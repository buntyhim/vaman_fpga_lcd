==> flow/design.v <==
`timescale 1ns / 1ps
module lcd_top(
    output reg LCD_RS,
    output reg LCD_RW,
    output reg LCD_E,
    output reg[7:0] DATA,
    input [7:0] DATA_IN,
    input trig,
    input clk
    );
    parameter str_len = 14;
    reg [31:0]count=0;
    reg [7:0]data;
    reg [str_len*8-1:0]string = "HELLO ZedBoard";
    reg [3:0]i = str_len-1;
    always @(posedge clk)begin  
        data<=DATA_IN;
        count <= count + 1;
        case(count)
             80 : begin LCD_RS <= 1'b0;  LCD_RW <= 1'b0;   LCD_E <= 1'b0;  end
             100: begin LCD_E <= 1'b0; LCD_RS <= 1'b0; end
             10000:   DATA <= 8'h0x30;       
             10100:      LCD_E <= 1'b1;
             10300:      LCD_E <= 1'b0; 
             12000:   DATA <= 8'h0x30;       
             12100:      LCD_E <= 1'b1;
             12300:      LCD_E <= 1'b0; 
             14000:   DATA <= 8'h0x30;       
             14100:      LCD_E <= 1'b1;
             14300:      LCD_E <= 1'b0; 
             14000:   DATA <= 8'h0x38;       
             20100:      LCD_E <= 1'b1;
             20300:      LCD_E <= 1'b0;      
             40000:  DATA <= 8'h0x0E;        
             40100:      LCD_E <= 1'b1;
             40300:      LCD_E <= 1'b0;      
             60000:  DATA <= 8'h0x06;        
             60100:      LCD_E <= 1'b1;
             60300:      LCD_E <= 1'b0;      
             80000:  begin LCD_RS = 1'b1;  DATA = string[8*i +: 7]; end   
             80100:      LCD_E <= 1'b1;
             80300:      begin    LCD_E <= 1'b0; i = i-1; end
             100000: begin LCD_RS = 1'b1; DATA = string[8*i +: 7];end
             100100:      LCD_E <= 1'b1;
             100300:      begin    LCD_E <= 1'b0; i = i-1; end
             120000:  begin LCD_RS = 1'b1;  DATA = string[8*i +: 7]; end 
             120100:      LCD_E <= 1'b1;
             120300:      begin    LCD_E <= 1'b0; i = i-1; end
             140000:  begin LCD_RS = 1'b1;  DATA = string[8*i +: 7];end 
             140100:      LCD_E <= 1'b1;
             140300:      begin    LCD_E <= 1'b0; i = i-1; end
             160000:  begin LCD_RS = 1'b1;  DATA = string[8*i +: 7];end  
             160100:      LCD_E <= 1'b1;
             160300:      begin    LCD_E <= 1'b0; i = i-1; end
             200000:  begin LCD_RS = 1'b1; DATA = string[8*i +: 7]; end  
             200100:      LCD_E <= 1'b1;
             200300:      begin    LCD_E <= 1'b0; i = i-1; end
             220000:    begin LCD_RS = 1'b1; DATA = string[8*i +: 7]; end
             220100:      LCD_E <= 1'b1;
             220300:      begin    LCD_E <= 1'b0; i = i-1; end
             240000:    begin LCD_RS = 1'b1; DATA = string[8*i +: 7]; end
             240100:      LCD_E <= 1'b1;
             240300:      begin    LCD_E <= 1'b0; i = i-1; end
             260000:    begin LCD_RS = 1'b1;  DATA = string[8*i +: 7]; end
             260100:      LCD_E <= 1'b1;
             260300:      begin    LCD_E <= 1'b0; i = i-1; end
             280000:    begin LCD_RS = 1'b1;  DATA = string[8*i +: 7]; end
             280100:      LCD_E <= 1'b1;
             280300:      begin    LCD_E <= 1'b0; i = i-1; end
             300000:    begin LCD_RS = 1'b1;  DATA = string[8*i +: 7]; end
             300100:      LCD_E <= 1'b1;
             300300:      begin    LCD_E <= 1'b0; i = i-1; end
             320000:    begin LCD_RS = 1'b1;  DATA = string[8*i +: 7]; end
             320100:      LCD_E <= 1'b1;
             320300:      begin    LCD_E <= 1'b0; i = i-1; end
             340000:    begin LCD_RS = 1'b1;  DATA = string[8*i +: 7]; end
             340100:      LCD_E <= 1'b1;
             340300:      begin    LCD_E <= 1'b0; i = i-1; end
             360000:    begin LCD_RS = 1'b1;  DATA = string[8*i +: 7]; end
             360100:      LCD_E <= 1'b1;
             360300:      begin    LCD_E <= 1'b0; i = i-1; end
             3000000:  begin LCD_RS = 1'b0; DATA <= 8'h0x01; i <= str_len-1; end   
             3000100:      LCD_E <= 1'b1;
             3000300:      LCD_E <= 1'b0;
              default: ;         
        endcase
        if (count > 3200000) count<= 70000;
    end
endmodule
### Tool chain data of lcd_top

What the tools print for lcd_top, step after step.
Lines are those of the file above, counted from 1.
Cell names lack the library's common part.
A cell with - has no value.

* top module: lcd_top
* clock port: clk
* library: sky130hd
* corner: tt_025C_1v80

### After elaboration

Source: Yosys, flattened and elaborated, memories not mapped. Widths are those after wreduce. Registers that Yosys merges into a memory's read port (data or address) are not register bits. Print and check cells do not count. Equal cells are merged and count once.

* $add $sub $neg: 2
* $lt $le $gt $ge: 1
* eq/ne operators: 64
* shift-type cells: 1
* multiplexer cells: 4
* reduce/logical cells: 10

Operator list (number)
* equality test 32 x 18 -> 1 bit with constant B: 18
* equality test 32 x 19 -> 1 bit with constant B: 15
* equality test 32 x 14 -> 1 bit with constant B: 9
* equality test 32 x 17 -> 1 bit with constant B: 9
* equality test 32 x 16 -> 1 bit with constant B: 6
* indexed select 112 x 8 -> 7 bit with constant A: 1
* equality test 32 x 22 -> 1 bit with constant B: 3
* equality test 32 x 15 -> 1 bit with constant B: 2
* equality test 32 x 7 -> 1 bit with constant B: 2
* case mux 8 bit (select 5 bit): 1
* adder 32 x 1 -> 32 bit with constant B: 1
* greater-than comparator 32 x 22 -> 1 bit with constant B: 1
* OR reduction 14 bit: 2
* OR reduction 23 bit: 1
* OR reduction 21 bit: 1
* case mux 4 bit (select 2 bit): 1
* nonzero test 2 bit: 3
* OR reduction 3 bit: 2
* nonzero test 5 bit: 1
* subtractor 4 x 1 -> 4 bit with constant B: 1
* case mux 1 bit (select 2 bit): 2

* register bits after elaboration: 46
* input port bits: 10
* output and inout port bits: 11
* cells after elaboration: 87

### Longest topological paths

Depth = most cells in a row (Yosys ltp): at word level without a register or memory, in the mapped netlist without a sequential cell, where the memories' decode and read muxes count.

* word-level depth: 3
* ABC_AREA: 1
* depth in mapped cells: 13
* depth with buffers taken out: 12

### After synthesis

The flow's flattened synthesis, as Yosys stat reports it; memories are mapped. The netlist is that of the ABC_AREA named above (0 if unset); the other value can give another one.
Totals and module areas in this step are rounded.

Cell types
* nand2_1: number 215, total area 807.024 µm²
* dfxtp_1: number 32, total area 640.614 µm²
* nor2_1: number 136, total area 510.49 µm²
* edfxtp_1: number 13, total area 390.374 µm²
* inv_1: number 55, total area 206.448 µm²
* nand3_1: number 27, total area 135.13 µm²
* xor2_1: number 15, total area 131.376 µm²
* ha_1: number 8, total area 100.096 µm²
* nor2_2: number 10, total area 62.56 µm²
* a21oi_1: number 11, total area 55.053 µm²
* o21ai_0: number 10, total area 50.048 µm²
* nor3_2: number 4, total area 40.038 µm²
* nand4_1: number 5, total area 31.28 µm²
* inv_2: number 7, total area 26.275 µm²
* nor3_1: number 5, total area 25.024 µm²
* buf_2: number 3, total area 15.014 µm²
* buf_4: number 2, total area 15.014 µm²
* nand4_2: number 1, total area 12.512 µm²

Other cell types: 14; their cells: 16.

* cell count: 575
* mapped area: 3359 µm²
* area of sequential cells: 1031 µm²
* flip-flop cells: 45
* buffer cells: 6

### Path before layout

OpenSTA on the mapped netlist: ideal clock, no wires. The path of least setup slack (recovery checks aside). Input and output delay are each 20% of the period. Register names are those of the netlist, which keeps one name where synthesis merged equal registers.

* path kind: register to register
* start point: register count[0]
* end point: register DATA[0]
* clock period: 3.45 ns
* library setup time: 0.338 ns
* time at the first pin: 0.000 ns
* arrival time: 1.555 ns
* data required time: 3.112 ns
* slack: 1.557 ns
* delay of the path: 1.893 ns
* driving pins on the path: 11
* buffers on the path: 0
* synthesis period reached: 1.893 ns

"delay of the path" = arrival - input delay + setup time.
"driving pins on the path" counts driving pins, that of a launching flip-flop among them; a cell with two outputs on the path counts twice.
"synthesis period reached" = period - worst setup slack (recovery checks aside). The figure is calculated, with input and output delays left at 20% of the set period.
Between the ends stands the longest chain of elaborated cells between them, by number of cells; it is not shown to be the way that was timed. Of several equally long chains one is given.
Each line given opens the expression or statement behind the cell; cells for indexed reads and writes are added by Yosys, which also makes memories of some case tables.
A register here has more assigning lines than the two given.
The path ends at the enable pin of a flip-flop; only ways to that pin are counted.

* cells stage by stage: dfxtp_1 inv_1 ha_1 nand3_2 nor2_1 nand2_1 nand2_1 nand2_1 nand2_1 nor2_1 nand4_1
* cells in the longest elaborated chain: 3
* elaborated cells between the ends (all ways): 23
* RTL lines with such cells: 1
* classes of those cells: eq/ne (20); reduce/logical (3)

RTL lines, path post-synthesis
* start, declared: line 12 `reg [31:0]count=0;`
* start, assigned: line 18 `count <= count + 1;`
* start, assigned: line 87 `if (count > 3200000) count<= 70000;`
* equality test 32 x 14 -> 1 bit: line 19 `case(count)`
* OR reduction 3 bit
* nonzero test 5 bit
* end, assigned: line 22 `10000:   DATA <= 8'h0x30;`
* end, assigned: line 25 `12000:   DATA <= 8'h0x30;`
* end, declared: line 6 `output reg[7:0] DATA,`

### Worst path after layout

Path of least setup slack in the final report of entry B (OpenROAD, finished layout, wires in). Where an end is a register, its clock arrival counts in the times.

* path kind: register to register
* start point: register count[17]
* end point: register DATA[3]
* clock period: 1.42 ns
* library setup time: 0.26 ns
* time at the first pin: 0.31 ns
* arrival time: 2.30 ns
* data required time: 1.48 ns
* slack: -0.82 ns
* driving pins on the path: 12
* buffers on the path: 1

Between the ends stands the longest chain of elaborated cells between them, by number of cells; it is not shown to be the way that was timed. Of several equally long chains one is given.
A register here has more assigning lines than the two given.
The path ends at the enable pin of a flip-flop; only ways to that pin are counted.

* cells stage by stage: dfxtp_2 nand2_1 inv_1 nand2_1 nor2_1 nand2_2 nor2_1 nor2_2 nand2_2 nor2_4 nand4_1 buf_12
* cells in the longest elaborated chain: 3
* elaborated cells between the ends (all ways): 23
* RTL lines with such cells: 1
* classes of those cells: eq/ne (20); reduce/logical (3)

RTL lines, path after layout
* start, declared: line 12 `reg [31:0]count=0;`
* start, assigned: line 18 `count <= count + 1;`
* start, assigned: line 87 `if (count > 3200000) count<= 70000;`
* equality test 32 x 14 -> 1 bit: line 19 `case(count)`
* OR reduction 3 bit
* nonzero test 5 bit
* end, assigned: line 22 `10000:   DATA <= 8'h0x30;`
* end, assigned: line 25 `12000:   DATA <= 8'h0x30;`
* end, declared: line 6 `output reg[7:0] DATA,`

Top module lcd_top; platform sky130hd; tools Yosys and OpenROAD; 2 stored runs in no particular order. Input and output delays are each 20% of the period that was set; the output load is 0.01 pF.
"achieved clock period": clock period set for the run, less the worst setup slack. It is reckoned from that one timing run; input and output delays stay at 20% of the period that was set.
The measured numbers are rounded.

### Entry A

==> flow/run.sh <==
#!/bin/bash
# the make line also repeats the synthesis and layout settings of config.mk as NAME=value (left out here)
make -C /OpenROAD-flow-scripts/flow DESIGN_CONFIG=/design/flow/config.mk WORK_HOME=/design/flow/orfs CLKGATE_MAP_FILE= finish
==> flow/config.mk <==
export PLATFORM = sky130hd
export DESIGN_NAME = lcd_top
export DESIGN_NICKNAME = lcd_top
export VERILOG_FILES = /design/flow/design.v
export SDC_FILE = /design/flow/constraint.sdc
export NUM_CORES = 4
export LEC_CHECK = 0
export ABC_AREA = 1
export CAP_MARGIN = 20
export CELL_PAD_IN_SITES_DETAIL_PLACEMENT = 0
export CELL_PAD_IN_SITES_GLOBAL_PLACEMENT = 3
export CORE_MARGIN = 2
export CORE_UTILIZATION = 45
export MAX_ROUTING_LAYER = met5
export MIN_ROUTING_LAYER = met2
export PLACE_DENSITY_LB_ADDON = 0.08
export SETUP_SLACK_MARGIN = 0.96
export SLEW_MARGIN = 20
export TNS_END_PERCENT = 45
==> flow/constraint.sdc <==
create_clock -name core_clock -period 4.15 [get_ports {clk}]
set_input_delay 0.8300 -clock core_clock [delete_from_list [all_inputs] [get_ports {clk}]]
set_output_delay 0.8300 -clock core_clock [all_outputs]
set_load 0.01 [all_outputs]

Outcome of entry A: did not finish, placement stopped with FLW-0024

### Entry B

==> flow/run.sh <==
#!/bin/bash
# the make line also repeats the synthesis and layout settings of config.mk as NAME=value (left out here)
make -C /OpenROAD-flow-scripts/flow DESIGN_CONFIG=/design/flow/config.mk WORK_HOME=/design/flow/orfs CLKGATE_MAP_FILE= finish
==> flow/config.mk <==
export PLATFORM = sky130hd
export DESIGN_NAME = lcd_top
export DESIGN_NICKNAME = lcd_top
export VERILOG_FILES = /design/flow/design.v
export SDC_FILE = /design/flow/constraint.sdc
export NUM_CORES = 4
export LEC_CHECK = 0
export ABC_AREA = 1
export CAP_MARGIN = 20
export CORE_MARGIN = 2
export CORE_UTILIZATION = 52
export HOLD_SLACK_MARGIN = 0.08
export PLACE_DENSITY = 0.8
export SLEW_MARGIN = 10
export TNS_END_PERCENT = 30
==> flow/constraint.sdc <==
create_clock -name core_clock -period 1.42 [get_ports {clk}]
set_input_delay 0.2840 -clock core_clock [delete_from_list [all_inputs] [get_ports {clk}]]
set_output_delay 0.2840 -clock core_clock [all_outputs]
set_load 0.01 [all_outputs]

Results of entry B:
- Yosys chip area after synthesis: 3359 µm²
- Standard-cell area of the final layout: 5270 µm²
- Achieved clock period: 2.240 ns
- Worst slack on setup checks: -0.820 ns
- Setup TNS: -25.77 ns
- Die area: 7119 µm²
